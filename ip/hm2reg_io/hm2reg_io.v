==> flow/design.v <==
module hm2reg_io (
        input clk,
	input reset,
	input [ADDRESS_WIDTH-1:0] slave_address,
	input slave_read,
	input slave_write,
	output [DATA_WIDTH-1:0] slave_readdata,
	input [DATA_WIDTH-1:0] slave_writedata,
	input slave_chipselect,
	output [DATA_WIDTH-1:0] con_dataout,
	input [DATA_WIDTH-1:0] con_datain,
	output [ADDRESS_WIDTH-1:0] con_adrout,
	output con_write_out,
	output con_read_out,
	output con_chip_sel
);
parameter ADDRESS_WIDTH = 14;           
parameter DATA_WIDTH = 32;           
reg [DATA_WIDTH-1:0] indata;
reg [DATA_WIDTH-1:0] outdata;
assign con_chip_sel = slave_chipselect;
assign con_dataout = outdata;
assign slave_readdata = indata;
assign con_adrout[ADDRESS_WIDTH-1:0] = slave_address[ADDRESS_WIDTH-1:0]; 
assign con_read_out = slave_read;
assign con_write_out = slave_write;
always @(posedge clk) begin
	if (reset) begin
		indata[DATA_WIDTH-1:0] <= 32'b0;
		outdata[DATA_WIDTH-1:0] <= 32'b0;
        end
	else if (slave_read)
		indata[DATA_WIDTH-1:0] <= con_datain[DATA_WIDTH-1:0];
	else if	(slave_write)
		outdata <= slave_writedata;
end
endmodule
* Tool chain data of hm2reg_io *
The steps from the RTL of hm2reg_io to its reports follow in flow order.
Lines are those of the file above, counted from 1.
A cell with -- has no value.

set-up
  top module = hm2reg_io
  clock input = clk
  library = sky130hd
  corner = tt_025C_1v80

* Word-level counts *
Counts by Yosys on the flattened word-level netlist (proc, flatten, opt, wreduce; memories kept). Register bits leave out memories and registers merged into their read ports (data or address); mux counts leave out enables and synchronous resets folded into registers. Print and check cells are left out. Cells with the same type and inputs are merged into one.

word-level totals
  input bits = 83
  output and inout bits = 81
  cells after elaboration = 4
  bits in registers = 64

operators by class
  bitwise logic cells = 1
  reductions and logical operators = 1

operators by type and width
  cell                 number
  2-bit AND reduction  1
  1-bit inverter       1

* Longest topological paths *
Depth = most cells in a row (Yosys ltp): at word level without a register or memory, in the mapped netlist without a sequential cell, where the memories' decode and read muxes count.

logic depth
  depth after elaboration = 2
  ABC_AREA = 0
  mapped depth = 5
  mapped depth without buffers = 2

* Mapped cells and area *
Source: synth_stat.txt of the flow (Yosys; design flattened, memories mapped). It holds for the ABC_AREA given above (unset counts as 0); a run with the other value may have another netlist.

synthesis totals
  mapped area = 2763.9 µm²
  buffer cells = 40
  cell count = 265
  flip-flop cells = 64
  sequential part of the area = 1281.2 µm²

cell types
  cell                        number  area in all (µm²)
  sky130_fd_sc_hd__dfxtp_1    64      1.28E+03
  sky130_fd_sc_hd__nand4bb_1  32      360.346
  sky130_fd_sc_hd__mux2i_1    32      320.307
  sky130_fd_sc_hd__nand2b_1   32      200.192
  sky130_fd_sc_hd__o21ai_1    32      160.154
  sky130_fd_sc_hd__buf_4      18      135.13
  sky130_fd_sc_hd__nor2_1     32      120.115
  sky130_fd_sc_hd__buf_12     4       80.077
  sky130_fd_sc_hd__buf_2      11      55.053
  sky130_fd_sc_hd__buf_6      2       22.522
  sky130_fd_sc_hd__clkbuf_1   5       18.768
  sky130_fd_sc_hd__and2b_4    1       10.01

* Worst setup path after synthesis *
Path of least setup slack by OpenSTA after synthesis, without wires, with an ideal clock, recovery checks aside; 20% of the period is set as input and as output delay. Where synthesis merged equal registers, the netlist keeps one of their names.

timing after synthesis
  path type = input-to-reg
  from = input slave_read
  to = register indata[0]
  library setup time = 0.117 ns
  external input delay = 0.202 ns
  launch time at the first pin = 0.202 ns
  path slack = 0.125 ns
  arrival = 0.768 ns
  data required time = 0.893 ns
  clock period = 1.01 ns
  path delay = 0.683 ns
  path buffers = 3
  driving pins on the path = 5
  synthesis period reached = 0.885 ns

"path delay" is the arrival time less input delay plus setup time.
"driving pins on the path" counts driving pins, that of a launching flip-flop among them; a cell with two outputs on the path counts twice.
"synthesis period reached" is the clock period less the worst setup slack; recovery checks do not enter. This is arithmetic on one report: input and output delays are still those of the set period (20% each).

on the way, after synthesis
  cell sequence = sky130_fd_sc_hd__buf_6 sky130_fd_sc_hd__buf_12 sky130_fd_sc_hd__buf_12 sky130_fd_sc_hd__mux2i_1 sky130_fd_sc_hd__nor2_1

ends and longest elaborated chain, after synthesis
  element      line  RTL
  from (decl)  5     input slave_read,
  to (assign)  29    indata[DATA_WIDTH-1:0] <= 32'b0;
  to (assign)  33    indata[DATA_WIDTH-1:0] <= con_datain[DATA_WIDTH-1:0];
  to (decl)    19    reg [DATA_WIDTH-1:0] indata;

No chain of elaborated cells between the ends is given.

* Path in the finished layout *
From the final timing report of flow run A: the path of least setup slack in the routed layout; clock arrival at registers is part of the times.

timing after layout
  path type = input-to-output
  from = input slave_read
  to = output con_read_out
  path buffers = 3
  launch time at the first pin = 0.22 ns
  external input delay = 0.22 ns
  driving pins on the path = 3
  data required time = 0.87 ns
  path slack = 0.03 ns
  clock period = 1.09 ns
  arrival = 0.84 ns
  output delay = 0.22 ns

on the way, after layout
  cell sequence = sky130_fd_sc_hd__dlygate4sd2_1 sky130_fd_sc_hd__buf_4 sky130_fd_sc_hd__clkdlybuf4s15_1
  cells in the longest elaborated chain = 0
  elaborated cells between the ends (all ways) = 0
  RTL lines with such cells = 0

ends and longest elaborated chain, after layout
  element      line  RTL
  from (decl)  5     input slave_read,
  to (decl)    14    output con_read_out,

Hand-over note for hm2reg_io

Stored flow runs of hm2reg_io (2 of them; Yosys, OpenROAD, sky130hd). They differ in their settings and are not a sequence. Constraints: input delay and output delay 20% of the set period each, output load 0.01 pF.
"achieved clock period (ns)" = clock period - worst setup slack. The figure is calculated, with input and output delays left at 20% of the set period.
By "worst setup path time (ns)" is meant the share of the clock period that the worst setup path is allowed (20% is reserved at inputs, 20% at outputs), minus its slack. Clock arrival times at its registers enter into it.
"finish__power__total" rests on the timing tool's default activity at the inputs, not on a simulated workload.

settings of flow run A
{
  "period_ns": 1.09,
  "CORE_UTILIZATION": 20,
  "PLACE_DENSITY": 0.62,
  "ABC_AREA": 0,
  "GPL_TIMING_DRIVEN": 0,
  "GPL_ROUTABILITY_DRIVEN": 0,
  "CAP_MARGIN": 40,
  "SLEW_MARGIN": 0,
  "MIN_ROUTING_LAYER": "met1",
  "CORE_MARGIN": 2
}
report of flow run A
yosys chip area after synthesis (um^2): 2763.9
finish__design__die__area: 14775.6
finish__design__instance__area__stdcell: 4424.2
finish__design__instance__utilization: 0.3315
finish__timing__setup__ws: 0.028
finish__timing__setup__tns: 0.000
finish__timing__hold__ws: 0.218
finish__power__total: 6.333e-03
achieved clock period (ns): 1.062
worst setup path time (ns): 0.63
worst setup path kind: input-to-output

settings of flow run B
{
  "period_ns": 1.66,
  "CORE_UTILIZATION": 49,
  "SETUP_SLACK_MARGIN": -0.1,
  "PLACE_DENSITY_LB_ADDON": 0.22,
  "CELL_PAD_IN_SITES_GLOBAL_PLACEMENT": 3,
  "CELL_PAD_IN_SITES_DETAIL_PLACEMENT": 0,
  "GPL_TIMING_DRIVEN": 1,
  "CTS_CLUSTER_SIZE": 40,
  "MIN_ROUTING_LAYER": "met2",
  "MAX_ROUTING_LAYER": "met4",
  "CAP_MARGIN": 20,
  "CORE_MARGIN": 2,
  "SLEW_MARGIN": 20
}
report of flow run B: did not finish, place, FLW-0024

End of note.
